==> flow/design.v <==
`timescale 1ns / 1ps
module HexDisplayV1(sys_clk, value_in, BCD_enable, Display_Enable, sevenSegLED_out, sevenSegPos_out);
       input sys_clk;                            
       input [15:0] value_in;      
       input BCD_enable;                  
       input Display_Enable;    
       output [6:0] sevenSegLED_out;      
       output [3:0] sevenSegPos_out;      
       parameter CLKBIT = 16;   
       reg [CLKBIT:0] clk_div = 0;
       always @(posedge sys_clk) begin
              clk_div <= clk_div + 1;
       end
       wire [1:0] digit_select;  
       assign digit_select = clk_div[CLKBIT:CLKBIT-1];  
       wire [15:0] BCD_out;
       Hex2BCD MyHex2BCD(sys_clk, value_in, BCD_out, busy);
       wire[15:0] value_used;
       assign value_used = BCD_enable ? BCD_out : value_in;
       wire [3:0] tmp_value;
       assign tmp_value = (digit_select ==  2'b00 ) ? value_used[3:0]:
                                                 (digit_select ==  2'b01 ) ? value_used[7:4]:
                                                 (digit_select ==  2'b10 ) ? value_used[11:8]:
                                                 (digit_select ==  2'b11 ) ? value_used[15:12]:
                                                 4'b1111;
       EnableDigit MyEnableDigit( digit_select, sevenSegPos_out );
       DisplayDigit MyDisplayDigit( tmp_value, Display_Enable, sevenSegLED_out );
endmodule
module DisplayDigit( valueIn, Display_Enable, sevenSegOut);
       input [3:0] valueIn;  
       input Display_Enable;  
       output [6:0] sevenSegOut;  
       assign sevenSegOut =  ((valueIn == 4'b0000)& Display_Enable) ? 7'b1000000:    
                                                       ((valueIn == 4'b0001)& Display_Enable) ? 7'b1111001:    
                                                       ((valueIn == 4'b0010)& Display_Enable) ? 7'b0100100:    
                                                       ((valueIn == 4'b0011)& Display_Enable) ? 7'b0110000:    
                                                       ((valueIn == 4'b0100)& Display_Enable) ? 7'b0011001:    
                                                       ((valueIn == 4'b0101)& Display_Enable) ? 7'b0010010:    
                                                       ((valueIn == 4'b0110)& Display_Enable) ? 7'b0000010:    
                                                       ((valueIn == 4'b0111)& Display_Enable) ? 7'b1111000:    
                                                       ((valueIn == 4'b1000)& Display_Enable) ? 7'b0000000:    
                                                       ((valueIn == 4'b1001)& Display_Enable) ? 7'b0010000:    
                                                       ((valueIn == 4'b1010)& Display_Enable) ? 7'b0001000:    
                                                       ((valueIn == 4'b1011)& Display_Enable) ? 7'b0000011:    
                                                       ((valueIn == 4'b1100)& Display_Enable) ? 7'b1000110:    
                                                       ((valueIn == 4'b1101)& Display_Enable) ? 7'b0100001:    
                                                       ((valueIn == 4'b1110)& Display_Enable) ? 7'b0000110:    
                                                       ((valueIn == 4'b1111)& Display_Enable) ? 7'b0001110:    
                                                        7'b1111111;    
endmodule
module EnableDigit( digitSelectIn, digSelectOut);
       input [1:0] digitSelectIn;  
       output [3:0] digSelectOut;  
       assign digSelectOut = (digitSelectIn == 2'b00) ? 4'b1110:    
                                                        (digitSelectIn == 2'b01) ? 4'b1101:    
                                                        (digitSelectIn == 2'b10) ? 4'b1011:    
                                                        (digitSelectIn == 2'b11) ? 4'b0111:    
                                                        4'b0000;    
endmodule
module Hex2BCD(sys_clk, HexIn, BCD_out, busy);
        input [15:0] HexIn;     
    input sys_clk;
    output reg [15:0] BCD_out = 0;
        output reg busy = 0;
       reg [3:0] digit0, digit1, digit2, digit3;
       wire carry0, carry1, carry2;
       reg [4:0] counter =0;
       assign carry0=(digit0>4);
       assign carry1=(digit1>4);
       assign carry2=(digit2>4);
       always @(posedge sys_clk) begin
              if (counter==0) begin
                     digit0<=0;
                     digit1<=0;
                     digit2<=0;
                     digit3<=0;
                     busy <= 1'b1;
                     counter <= counter + 1;
              end
              else if (counter<17) begin
                if (carry0)
                           digit0<={digit0-5,HexIn[16-counter]};
                else
                           digit0<={digit0[2:0],HexIn[16-counter]};
                if (carry1)
                           digit1<={digit1-5,carry0};
                else
                           digit1<={digit1[2:0],carry0};
                if (carry2)
                           digit2<={digit2-5,carry1};
                else
                           digit2<={digit2[2:0],carry1};
                digit3<={digit3[2:0],carry2};
                counter <= counter + 1;
              end
              else if (counter == 17 ) begin
                     if( HexIn < 10000 )  
                           BCD_out <= {digit3,digit2,digit1,digit0};  
                     else
                           BCD_out <= 16'h9999;  
                     busy <= 1'b0;
                           counter <= 0;
              end
       end
endmodule
Tool chain data of HexDisplayV1
The steps from the RTL of HexDisplayV1 to its reports follow in flow order.
Lines are those of the file above, counted from 1.
Operators: Yosys type, input widths -> output width; for muxes data width and select width s.
The mark - stands for no value.

design
  top module = HexDisplayV1
  clock = sys_clk
  standard-cell library = sky130hd
  corner = tt_025C_1v80

After elaboration
Counts by Yosys on the flattened word-level netlist (proc, flatten, opt, wreduce; memories kept). Register bits leave out memories and registers merged into their read ports (data or address). Print and check cells are left out. Cells with the same type and inputs are merged into one.

word-level totals
  memories kept = 0
  bits in writable memories = 0
  bits in registers = 54
  latch bits = 0
  cells after elaboration = 92
  memory bits (read-only) = 0
  output and inout bits = 11
  word width x clocked read ports = 0

operators by class
  $lt $le $gt $ge = 5
  eq/ne operators = 19
  multiplexer cells = 31
  multiply operators = 0
  shift-type cells = 1
  reduce/logical cells = 5
  bitwise operators = 18
  div/mod/pow operators = 0
  add/sub/neg operators = 6

operators by type and width
  kind                   count
  $mux 7                 16
  $mux 4                 10
  $shiftx 16x32->1       1
  $eq 4x4->1 const B     8
  $add 17x1->17 const B  1
  $and 1x1->1            16
  $lt 16x14->1 const B   1
  $eq 4x3->1 const B     4
  $mux 16                1
  $mux 5                 3
  $gt 4x3->1 const B     3
  $sub 3x3->3 const B    3
  $eq 4x2->1 const B     2
  $sub 5x5->6 const A    1
  $add 5x1->5 const B    1
  $lt 5x5->1 const B     1
  $eq 5x5->1 const B     1
  $logic_not 5->1        1
  $eq 2x2->1 const B     2
  $eq 4x1->1 const B     1
  $logic_not 4->1        1
  $reduce_and 3->1       1
  $reduce_bool 3->1      1
  $mux 3                 1
  $not 1->1              2
  $eq 2x1->1 const B     1
  $logic_not 2->1        1

Logic depth
Longest topological path by Yosys (ltp), each cell counted once; first at word level (registers and memories cut), then after technology mapping (sequential cells cut; the memories' decode and read muxes count).

logic depth
  depth in word-level cells = 23
  ABC_AREA = 1
  mapped depth = 14

After synthesis
Source: synth_stat.txt of the flow (Yosys; design flattened, memories mapped). It holds for the ABC_AREA given above (unset counts as 0); a run with the other value may have another netlist.
The area totals of this step are shown rounded.

cells by type
  cell                       count
  sky130_fd_sc_hd__dfxtp_1   33
  sky130_fd_sc_hd__edfxtp_1  21
  sky130_fd_sc_hd__nand2_1   93
  sky130_fd_sc_hd__nand3_1   46
  sky130_fd_sc_hd__inv_1     54
  sky130_fd_sc_hd__xor2_1    20
  sky130_fd_sc_hd__nor2_1    43
  sky130_fd_sc_hd__ha_1      11
  sky130_fd_sc_hd__o22ai_1   13
  sky130_fd_sc_hd__nor2_2    10
  sky130_fd_sc_hd__o21ai_0   12
  sky130_fd_sc_hd__nand3_2   5
  sky130_fd_sc_hd__xnor2_1   5
  sky130_fd_sc_hd__nand4_1   6
  sky130_fd_sc_hd__nor2_4    3
  sky130_fd_sc_hd__a21oi_1   5
  sky130_fd_sc_hd__nand4_2   2
  sky130_fd_sc_hd__buf_6     2

Other cell types: 17; their cells: 27.

mapped netlist
  flip-flops = 54
  mapped cells = 411
  sequential part of the area = 0.0013 mm^2
  mapped area = 0.0032 mm^2

Path before layout
Source: OpenSTA report_checks on the synthesized netlist (no wires, ideal clock, input and output delay 20% of the period each), path of least setup slack; recovery checks are left aside. Register names are those of the netlist, which keeps one name where synthesis merged equal registers.

path post-synthesis
  path type = reg-to-reg
  start point = register MyHex2BCD.counter[2]
  end point = register MyHex2BCD.BCD_out[0]
  path delay = 2.720 ns
  setup slack = -0.090 ns
  clock period = 2.63 ns
  launch time at the first pin = 0.000 ns
  required time = 2.200 ns
  stages = 5
  arrival time = 2.290 ns
  period reached after synthesis = 2.72 ns

"path delay" is the arrival time less input delay plus setup time.
"stages" counts driving pins, that of a launching flip-flop among them; a cell with two outputs on the path counts twice.
"period reached after synthesis" is the clock period less the worst setup slack; recovery checks do not enter. This is arithmetic on one report: input and output delays are still those of the set period (20% each).
Between the ends stands the longest chain of elaborated cells between them, by number of cells; it is not shown to be the way that was timed. Of several equally long chains one is given.
Each line given opens the expression or statement behind the cell; cells for indexed reads and writes are added by Yosys, which also makes memories of some case tables.
A register here has more assigning lines than the two given.

between the ends, post-synthesis
  path through = sky130_fd_sc_hd__edfxtp_1 -> sky130_fd_sc_hd__clkbuf_2 -> sky130_fd_sc_hd__nor2_1 -> sky130_fd_sc_hd__inv_1 -> sky130_fd_sc_hd__nor4_1
  cells in the longest elaborated chain = 3

ends and longest elaborated chain, post-synthesis
  what                line  RTL
  start: declaration  67    reg [4:0] counter =0;
  start: assignment   78    counter <= counter + 1;
  start: assignment   94    counter <= counter + 1;
  $lt 5x5->1          80    else if (counter<17) begin
  $not 1->1           -
  $reduce_and 3->1    -
  end: assignment     98    BCD_out <= {digit3,digit2,digit1,digit0};
  end: assignment     100   BCD_out <= 16'h9999;
  end: declaration    63    output reg [15:0] BCD_out = 0;

Path in the finished layout
From the final timing report of stored run 1: the path of least setup slack in the routed layout; clock arrival at registers is part of the times.

path post-layout
  path type = input-to-output
  start point = input BCD_enable
  end point = output sevenSegLED_out[6]
  external input delay = 0.82 ns
  setup slack = 0.17 ns
  arrival time = 3.09 ns
  stages = 12
  external output delay = 0.82 ns
  required time = 3.26 ns
  launch time at the first pin = 0.82 ns
  clock period = 4.08 ns

Between the ends stands the longest chain of elaborated cells between them, by number of cells; it is not shown to be the way that was timed. Of several equally long chains one is given.

between the ends, post-layout
  path through = sky130_fd_sc_hd__clkdlybuf4s50_1 -> sky130_fd_sc_hd__buf_12 -> sky130_fd_sc_hd__inv_8 -> sky130_fd_sc_hd__nand2_1 -> sky130_fd_sc_hd__nand3_1 -> sky130_fd_sc_hd__nand3_1 -> sky130_fd_sc_hd__nor2_4 -> sky130_fd_sc_hd__nor2_1 -> sky130_fd_sc_hd__nand2_1 -> sky130_fd_sc_hd__nand4_1 -> sky130_fd_sc_hd__nor2_1 -> sky130_fd_sc_hd__clkdlybuf4s50_1
  cells in the longest elaborated chain = 23

ends and longest elaborated chain, post-layout
  what                line  RTL
  start: declaration  5     input BCD_enable;
  $mux 16             19    assign value_used = BCD_enable ? BCD_out : value_in;
  $mux 4              24    (digit_select ==  2'b11 ) ? value_used[15:12]:
  $mux 4              23    (digit_select ==  2'b10 ) ? value_used[11:8]:
  $mux 4              22    (digit_select ==  2'b01 ) ? value_used[7:4]:
  $mux 4              21    assign tmp_value = (digit_select ==  2'b00 ) ? value_used[3:0]:
  $eq 4x4->1          48    ((valueIn == 4'b1111)& Display_Enable) ? 7'b0001110:
  $and 1x1->1         48
  [... 9 more ...]    -
  $mux 7              39    ((valueIn == 4'b0110)& Display_Enable) ? 7'b0000010:
  $mux 7              38    ((valueIn == 4'b0101)& Display_Enable) ? 7'b0010010:
  $mux 7              37    ((valueIn == 4'b0100)& Display_Enable) ? 7'b0011001:
  $mux 7              36    ((valueIn == 4'b0011)& Display_Enable) ? 7'b0110000:
  $mux 7              35    ((valueIn == 4'b0010)& Display_Enable) ? 7'b0100100:
  $mux 7              34    ((valueIn == 4'b0001)& Display_Enable) ? 7'b1111001:
  $mux 7              33    assign sevenSegOut =  ((valueIn == 4'b0000)& Display_Enable) ? 7'b1000000:
  end: declaration    7     output [6:0] sevenSegLED_out;

==> runs of HexDisplayV1 <==
Top module HexDisplayV1; platform sky130hd; tools Yosys and OpenROAD; 2 stored runs in no particular order. Input and output delays are each 20% of the period that was set; the output load is 0.01 pF.
"total power after layout" is the tool's figure for a default switching activity; nothing was simulated.
Measured values are rounded.
A setting shown as -- is not set for that run.

name                                           stored run 1  stored run 2
period_ns                                      4.08          2.98
CORE_UTILIZATION                               15            40
CELL_PAD_IN_SITES_GLOBAL_PLACEMENT             3             --
ABC_AREA                                       1             --
GPL_TIMING_DRIVEN                              1             --
GPL_ROUTABILITY_DRIVEN                         1             --
CTS_CLUSTER_DIAMETER                           388           --
MIN_ROUTING_LAYER                              met2          --
MAX_ROUTING_LAYER                              met5          --
CAP_MARGIN                                     20            20
CORE_MARGIN                                    2             2
SLEW_MARGIN                                    20            20
total power after layout (mW)                  1.0           1.3
standard-cell area of the final layout (mm^2)  0.004         0.0037
cell area after synthesis (mm^2)               0.0032        0.003
die area (mm^2)                                0.022         0.0081
utilization after routing (%)                  19            51
worst setup slack after layout (ns)            0.17          0.054
total negative setup slack (ns)                0.000         0.000

==> flow/design.v <==
module matrix_mul(
	input clk, 
	input [3:0] di0, 
	input [3:0] di1, 
	input [3:0] di2, 
	output reg [9:0] mo0, 
	output reg [9:0] mo1, 
	output reg [9:0] mo2);
parameter a = 7;
parameter b = 13;
parameter c = 5;
always@(posedge clk) begin
	mo0 = a*di0 + b*di1 + c*di2;
	mo1 = b*di0 + b*di1 + a*di2;
	mo2 = c*di0 + b*di1 + a*di2;
end
endmodule
Step by step through the tools: matrix_mul:

Tool output for the design above, in the order of the flow.
Line numbers count from 1 in the design file above.
Operators carry their Yosys type and port widths (W data, S select, Z words).
Cell names lack the library's common part.
A cell with n/a has no value.

* top: matrix_mul
* clock input: clk
* cell library: sky130hd
* timing corner: tt_025C_1v80

Elaborated design:

Counts by Yosys on the flattened word-level netlist (proc, flatten, opt, wreduce; memories kept). Register bits leave out memories and registers merged into their read ports (data or address); mux counts leave out enables and synchronous resets folded into registers. Print and check cells are left out. Cells with the same type and inputs are merged into one.

* $add $sub $neg: 6
* multipliers: 6

Operators with widths (number)
* $mul A3 B4 Y7 const A: 4
* $mul A4 B4 Y8 const A: 2
* $add A7 B8 Y9: 2
* $add A10 B10 Y10: 1
* $add A10 B7 Y10: 1
* $add A9 B7 Y10: 1
* $add A8 B8 Y9: 1

* register bits: 30
* input port bits: 13
* output and inout port bits: 30
* cells after elaboration: 15

Depth:

Yosys ltp: most cells in a row. Word level: on the elaborated netlist, between registers, memories and ports. Mapped: between sequential cells and ports; inverters and the memories' decode and read muxes count.

* depth after elaboration: 3
* ABC_AREA: 0
* depth in mapped cells: 20
* gate-level depth less buffers: 20

Netlist:

The flow's flattened synthesis, as Yosys stat reports it; memories are mapped. The netlist is that of the ABC_AREA named above (0 if unset); the other value can give another one.
The area totals of this step are shown rounded.

* cell count: 341
* synthesis area: 0.00317 mm²
* sequential area: 0.00052 mm²
* flip-flops: 26
* buffers: 4

Cells by type
* ha_1: number 72, total area 900.864 µm²
* fa_1: number 29, total area 580.557 µm²
* dfxtp_1: number 26, total area 520.499 µm²
* inv_1: number 74, total area 277.766 µm²
* xnor2_1: number 18, total area 157.651 µm²
* a21oi_1: number 20, total area 100.096 µm²
* nor2_1: number 22, total area 82.579 µm²
* o21ai_0: number 15, total area 75.072 µm²
* a21o_1: number 8, total area 60.058 µm²
* xor2_1: number 6, total area 52.55 µm²
* o21a_1: number 5, total area 37.536 µm²
* nor2b_1: number 5, total area 31.28 µm²
* buf_4: number 4, total area 30.029 µm²
* nand2_1: number 7, total area 26.275 µm²
* o31a_1: number 3, total area 26.275 µm²
* nand2b_1: number 3, total area 18.768 µm²
* a41oi_1: number 2, total area 17.517 µm²
* a21boi_0: number 2, total area 15.014 µm²

Not listed: further types 16, cells in them 20.

Timing after synthesis:

OpenSTA on the mapped netlist: ideal clock, no wires. The path of least setup slack (recovery checks aside). Input and output delay are each 20% of the period. Register names are those of the netlist, which keeps one name where synthesis merged equal registers.

* kind: input port to flip-flop
* start point: input port di1[1]
* end point: register mo0[8]
* period: 9.97 ns
* input delay: 1.994 ns
* setup time: 0.117 ns
* launch time at the first pin: 1.994 ns
* arrival time: 6.161 ns
* required time: 9.853 ns
* setup slack: 3.692 ns
* delay of the path: 4.284 ns
* stages on the path: 17
* buffers on the path: 0
* synthesis period reached: 6.278 ns

"delay of the path" = arrival - input delay + setup time.
"stages on the path": output pins that drive a net of the path, with the launching flip-flop's if there is one; two outputs of one cell count as two.
"synthesis period reached" = period - worst setup slack (recovery checks aside). The figure is calculated, with input and output delays left at 20% of the set period.
Between the ends stands the longest chain of elaborated cells between them, by number of cells; it is not shown to be the way that was timed. Of several equally long chains one is given.
A line is the first line of the expression or statement that the cell stems from. Yosys adds cells for indexed reads and writes and turns some case tables into memories.

* cell sequence: ha_1 -> ha_1 -> ha_1 -> fa_1 -> fa_1 -> ha_1 -> nand2_1 -> o21ai_0 -> a21oi_1 -> fa_1 -> ha_1 -> nand2_1 -> o21ai_0 -> o41a_1 -> nand4b_1 -> o21ai_0 -> a22o_1
* length of the longest elaborated chain: 3
* elaborated cells between the ends (all ways): 3
* those cells by class: add/sub: 2; mul: 1

RTL lines, path after synthesis
* start, declared: line 4 `input [3:0] di1,`
* $mul A4 B4 Y8: line 13 `mo0 = a*di0 + b*di1 + c*di2;`
* $add A7 B8 Y9: line 13
* $add A10 B7 Y10: line 13
* end, assigned: line 13
* end, declared: line 6 `output reg [9:0] mo0,`

Path in the finished layout:

From the final timing report of run B: the path of least setup slack in the routed layout; clock arrival at registers is part of the times.

* kind: input port to flip-flop
* start point: input port di1[1]
* end point: register mo0[8]
* period: 10.2 ns
* input delay: 2.04 ns
* setup time: 0.10 ns
* launch time at the first pin: 2.04 ns
* arrival time: 7.10 ns
* required time: 10.36 ns
* setup slack: 3.26 ns
* stages on the path: 18
* buffers on the path: 1

Between the ends stands the longest chain of elaborated cells between them, by number of cells; it is not shown to be the way that was timed. Of several equally long chains one is given.

* cell sequence: clkdlybuf4s50_1 -> ha_1 -> ha_1 -> ha_1 -> fa_1 -> fa_1 -> ha_1 -> nand2_1 -> o21ai_0 -> a21oi_1 -> fa_1 -> ha_1 -> nand2_1 -> o21ai_0 -> o41a_1 -> nand4b_1 -> o21ai_0 -> a22o_1
* length of the longest elaborated chain: 3
* elaborated cells between the ends (all ways): 3
* those cells by class: add/sub: 2; mul: 1

RTL lines, path after layout
* start, declared: line 4 `input [3:0] di1,`
* $mul A4 B4 Y8: line 13 `mo0 = a*di0 + b*di1 + c*di2;`
* $add A7 B8 Y9: line 13
* $add A10 B7 Y10: line 13
* end, assigned: line 13
* end, declared: line 6 `output reg [9:0] mo0,`

Appendix: measured runs

Top module matrix_mul; platform sky130hd; tools Yosys and OpenROAD; 2 stored runs in no particular order. Input and output delays are each 20% of the period that was set; the output load is 0.01 pF.
"total power after layout": no workload was simulated; the value follows from the tool's default switching activity.
Results are given in rounded form.

### Run A

==> flow/run.sh <==
#!/bin/bash
# the make line also repeats the synthesis and layout settings of config.mk as NAME=value (left out here)
make -C /OpenROAD-flow-scripts/flow DESIGN_CONFIG=/design/flow/config.mk WORK_HOME=/design/flow/orfs CLKGATE_MAP_FILE= finish
==> flow/config.mk <==
export PLATFORM = sky130hd
export DESIGN_NAME = matrix_mul
export DESIGN_NICKNAME = matrix_mul
export VERILOG_FILES = /design/flow/design.v
export SDC_FILE = /design/flow/constraint.sdc
export NUM_CORES = 4
export LEC_CHECK = 0
export ABC_AREA = 0
export CAP_MARGIN = 35
export CELL_PAD_IN_SITES_DETAIL_PLACEMENT = 2
export CORE_MARGIN = 10
export CORE_UTILIZATION = 68
export CTS_CLUSTER_DIAMETER = 86
export GPL_ROUTABILITY_DRIVEN = 1
export MIN_ROUTING_LAYER = met2
export PLACE_DENSITY_LB_ADDON = 0.09
export SETUP_SLACK_MARGIN = 0.92
export SLEW_MARGIN = 20
==> flow/constraint.sdc <==
create_clock -name core_clock -period 7.61 [get_ports {clk}]
set_input_delay 1.5220 -clock core_clock [delete_from_list [all_inputs] [get_ports {clk}]]
set_output_delay 1.5220 -clock core_clock [all_outputs]
set_load 0.01 [all_outputs]

Outcome of run A: stopped before the end: placement reported DPL-0033

### Run B

==> flow/run.sh <==
#!/bin/bash
# the make line also repeats the synthesis and layout settings of config.mk as NAME=value (left out here)
make -C /OpenROAD-flow-scripts/flow DESIGN_CONFIG=/design/flow/config.mk WORK_HOME=/design/flow/orfs CLKGATE_MAP_FILE= finish
==> flow/config.mk <==
export PLATFORM = sky130hd
export DESIGN_NAME = matrix_mul
export DESIGN_NICKNAME = matrix_mul
export VERILOG_FILES = /design/flow/design.v
export SDC_FILE = /design/flow/constraint.sdc
export NUM_CORES = 4
export LEC_CHECK = 0
export ABC_AREA = 0
export CAP_MARGIN = 20
export CORE_ASPECT_RATIO = 1.47
export CORE_MARGIN = 2
export CORE_UTILIZATION = 23
export CTS_CLUSTER_DIAMETER = 339
export CTS_CLUSTER_SIZE = 28
export GPL_ROUTABILITY_DRIVEN = 1
export MAX_ROUTING_LAYER = met4
export MIN_ROUTING_LAYER = met2
export SETUP_SLACK_MARGIN = 0.14
export SLEW_MARGIN = 20
==> flow/constraint.sdc <==
create_clock -name core_clock -period 10.2 [get_ports {clk}]
set_input_delay 2.0400 -clock core_clock [delete_from_list [all_inputs] [get_ports {clk}]]
set_output_delay 2.0400 -clock core_clock [all_outputs]
set_load 0.01 [all_outputs]

Results of run B:
- Mapped cell area after synthesis: 0.00317 mm²
- Total die area: 0.0148 mm²
- Utilization in the final report: 0.284
- Worst setup slack after layout: 3.26 ns
- Worst hold slack in the final report: 2.55 ns
- Total power after layout: 1.07 mW

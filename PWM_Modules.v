==> flow/design.v <==
`timescale 1ns / 1ps
module SimplePWM(clk_in, x_in, PWM_out);
            parameter MAXBITS = 8;   
            input clk_in;      
            input [MAXBITS-1:0] x_in;      
            output reg PWM_out = 1;  
            reg [MAXBITS-1:0] counter = 0;
            always@ (posedge clk_in )begin
                  if ( counter < x_in )
                        PWM_out <= 1;
                  else
                        PWM_out <= 0;
                  counter <= counter+1;
                  end
endmodule
module SigmaDeltaPWM(clk_in, x_in, PWM_out);
            parameter MAXBITS = 8;   
            input clk_in;      
            input [MAXBITS-1:0] x_in;      
            output reg PWM_out = 1;  
            reg  [MAXBITS:0] Sigma = 0;    
            always@ (posedge clk_in) begin   
                  Sigma = Sigma + x_in;  
                  PWM_out = Sigma[MAXBITS];
                  Sigma[MAXBITS] = 0;      
            end
endmodule
# Step by step through the tools: SimplePWM
# The steps from the RTL of SimplePWM to its reports follow in flow order.
# Lines are those of the file above, counted from 1.
# Library cell names are shortened.
# The mark - stands for no value.
# design
top_module,SimplePWM
clock_port,clk_in
lib,sky130hd
lib_corner,tt_025C_1v80

# After elaboration
# Source: Yosys, flattened and elaborated, memories not mapped. Widths are those after wreduce; folded enables and synchronous resets count as part of the registers. Registers that Yosys merges into a memory's read port (data or address) are not register bits. Print and check cells do not count. Equal cells are merged and count once.
# word_totals
out_inout_bits,1
in_bits,9
register_bits,9
# op_classes
n_addsub,1
mux,1
compare,1
# op_table
op,n
adder 8 x 1 -> 8 bit with constant B,1
less-than comparator 8 bit,1
2-to-1 mux 1 bit,1

# Longest topological paths
# Longest topological path by Yosys (ltp), each cell counted once; first at word level (registers and memories cut), then after technology mapping (sequential cells cut; the memories' decode and read muxes count).
# depth
ltp_word,2
ABC_AREA,0
ltp_mapped,5
mapped_depth_nobuf,5

# Mapped cells and area
# Source: synth_stat.txt of the flow (Yosys; design flattened, memories mapped). It holds for the ABC_AREA given above (unset counts as 0); a run with the other value may have another netlist.
# The area totals of this step are shown rounded.
# mapped
stdcells,52
buffers,0
ffs,9
synth_area_um2,474.2
# types
type,n
dfxtp_1,9
ha_1,8
xor2_1,4
inv_1,8
a21oi_1,4
nand3_1,4
xnor2_1,2
nand2_1,4
nor2_1,3
nand3_2,1
nor3_2,1
o211ai_1,1
nand2_2,1
nor2b_1,1
o21ai_0,1

# Worst setup path after synthesis
# OpenSTA on the mapped netlist: ideal clock, no wires. The path of least setup slack (recovery checks aside). Input and output delay are each 20% of the period. Register names are those of the netlist, which keeps one name where synthesis merged equal registers.
# synth_timing
path_kind,flip-flop to flip-flop
from,reg counter[2]
to,reg PWM_out
arrival_ns,0.950
tclk_ns,1.17
launch_ns,0.000
setup_slack_ns,0.150
required_ns,1.100
stages,5
delay_ns,1.020
n_path_buf,0
period_less_setup_slack_ns,1.02
# "delay_ns" is the arrival time less input delay plus setup time.
# "stages" counts driving pins, that of a launching flip-flop among them; a cell with two outputs on the path counts twice.
# "period_less_setup_slack_ns" is the clock period less the worst setup slack; recovery checks do not enter. This is arithmetic on one report: input and output delays are still those of the set period (20% each).
# Between the ends stands the longest chain of elaborated cells between them, by number of cells; it is not shown to be the way that was timed. Of several equally long chains one is given.
# A line is the first line of the expression or statement that the cell stems from. Yosys adds cells for indexed reads and writes and turns some case tables into memories.
# synth_between
path_cell_list,dfxtp_1 -> ha_1 -> a21oi_1 -> o21ai_0 -> a21oi_1
elab_chain_len,2
cone_cells,2
cone_lines,1
# synth_lines
element,line_no,rtl
from (decl),7,reg [MAXBITS-1:0] counter = 0;
from (assign),13,counter <= counter+1;
less-than comparator 8 bit,9,if ( counter < x_in )
2-to-1 mux 1 bit,9,
to (assign),10,PWM_out <= 1;
to (assign),12,PWM_out <= 0;
to (decl),6,output reg PWM_out = 1;

# Path in the finished layout
# Path of least setup slack in the final report of stored run 1 (OpenROAD, finished layout, wires in). Where an end is a register, its clock arrival counts in the times.
# layout_timing
path_kind,input port to flip-flop
from,in x_in[3]
to,reg PWM_out
n_path_buf,1
launch_ns,0.23
required_ns,1.32
input_delay_ns,0.23
setup_slack_ns,-0.01
tclk_ns,1.16
arrival_ns,1.33
stages,6
# Between the ends stands the longest chain of elaborated cells between them, by number of cells; it is not shown to be the way that was timed. Of several equally long chains one is given.
# layout_between
path_cell_list,clkdlybuf4s50_1 -> inv_1 -> ha_1 -> nand2_1 -> nor2_1 -> a21oi_1
elab_chain_len,2
cone_cells,2
cone_lines,1
# layout_lines
element,line_no,rtl
from (decl),5,input [MAXBITS-1:0] x_in;
less-than comparator 8 bit,9,if ( counter < x_in )
2-to-1 mux 1 bit,9,
to (assign),10,PWM_out <= 1;
to (assign),12,PWM_out <= 0;
to (decl),6,output reg PWM_out = 1;

# Settings and measured results of 2 stored flow runs for module SimplePWM (sky130hd), not sorted in any way. The constraints put input and output delay at 20% of the set period each and load the outputs with 0.01 pF.
# "achieved_period_ns" means the clock period less the worst setup slack. The figure is calculated, with input and output delays left at 20% of the set period.
# "timing.worst_path_ns" = time allowed to the worst setup path (clock period - input delay - output delay, where it has them) - its slack; a late launch clock adds to it, a late capture clock takes from it.
# By "fin_power_uw" is meant OpenSTA's value without simulated activity: inputs other than the clock are taken to toggle once in ten clock periods, and the tool carries that through the logic.
# The results are shown rounded.
# A setting shown as - is not set for that run.
run name,period_ns,CORE_UTILIZATION,SETUP_SLACK_MARGIN,PLACE_DENSITY,CORE_MARGIN,CELL_PAD_IN_SITES_GLOBAL_PLACEMENT,CELL_PAD_IN_SITES_DETAIL_PLACEMENT,TNS_END_PERCENT,ABC_AREA,GPL_TIMING_DRIVEN,CTS_CLUSTER_SIZE,CAP_MARGIN,MIN_ROUTING_LAYER,SLEW_MARGIN,PLACE_DENSITY_LB_ADDON,CORE_ASPECT_RATIO,GPL_ROUTABILITY_DRIVEN,CTS_CLUSTER_DIAMETER,setup_worst_slack_ns,achieved_period_ns,timing.setup.tns_ns,timing.worst_path_ns,worstPathKind,final_cell_area_um2,final_hold_ws_ns,fin_power_uw,final_util_pct,die_um2,yosys.chip_area_um2
stored run 1,1.16,35,0.01,0.94,3,2,2,55,0,0,56,35,met2,20,-,-,-,-,-0.010,1.170,-0.010,0.94,input port to flip-flop,754.5,0.449,647.8,63.6,1833,474.2
stored run 2,0.863,38,0.01,-,2,-,0,-,-,0,-,0,met1,20,0.07,0.98,1,108,-0.179,1.042,-0.296,1.04,flip-flop to flip-flop,783.3,0.435,804.4,68.6,1547,474.2
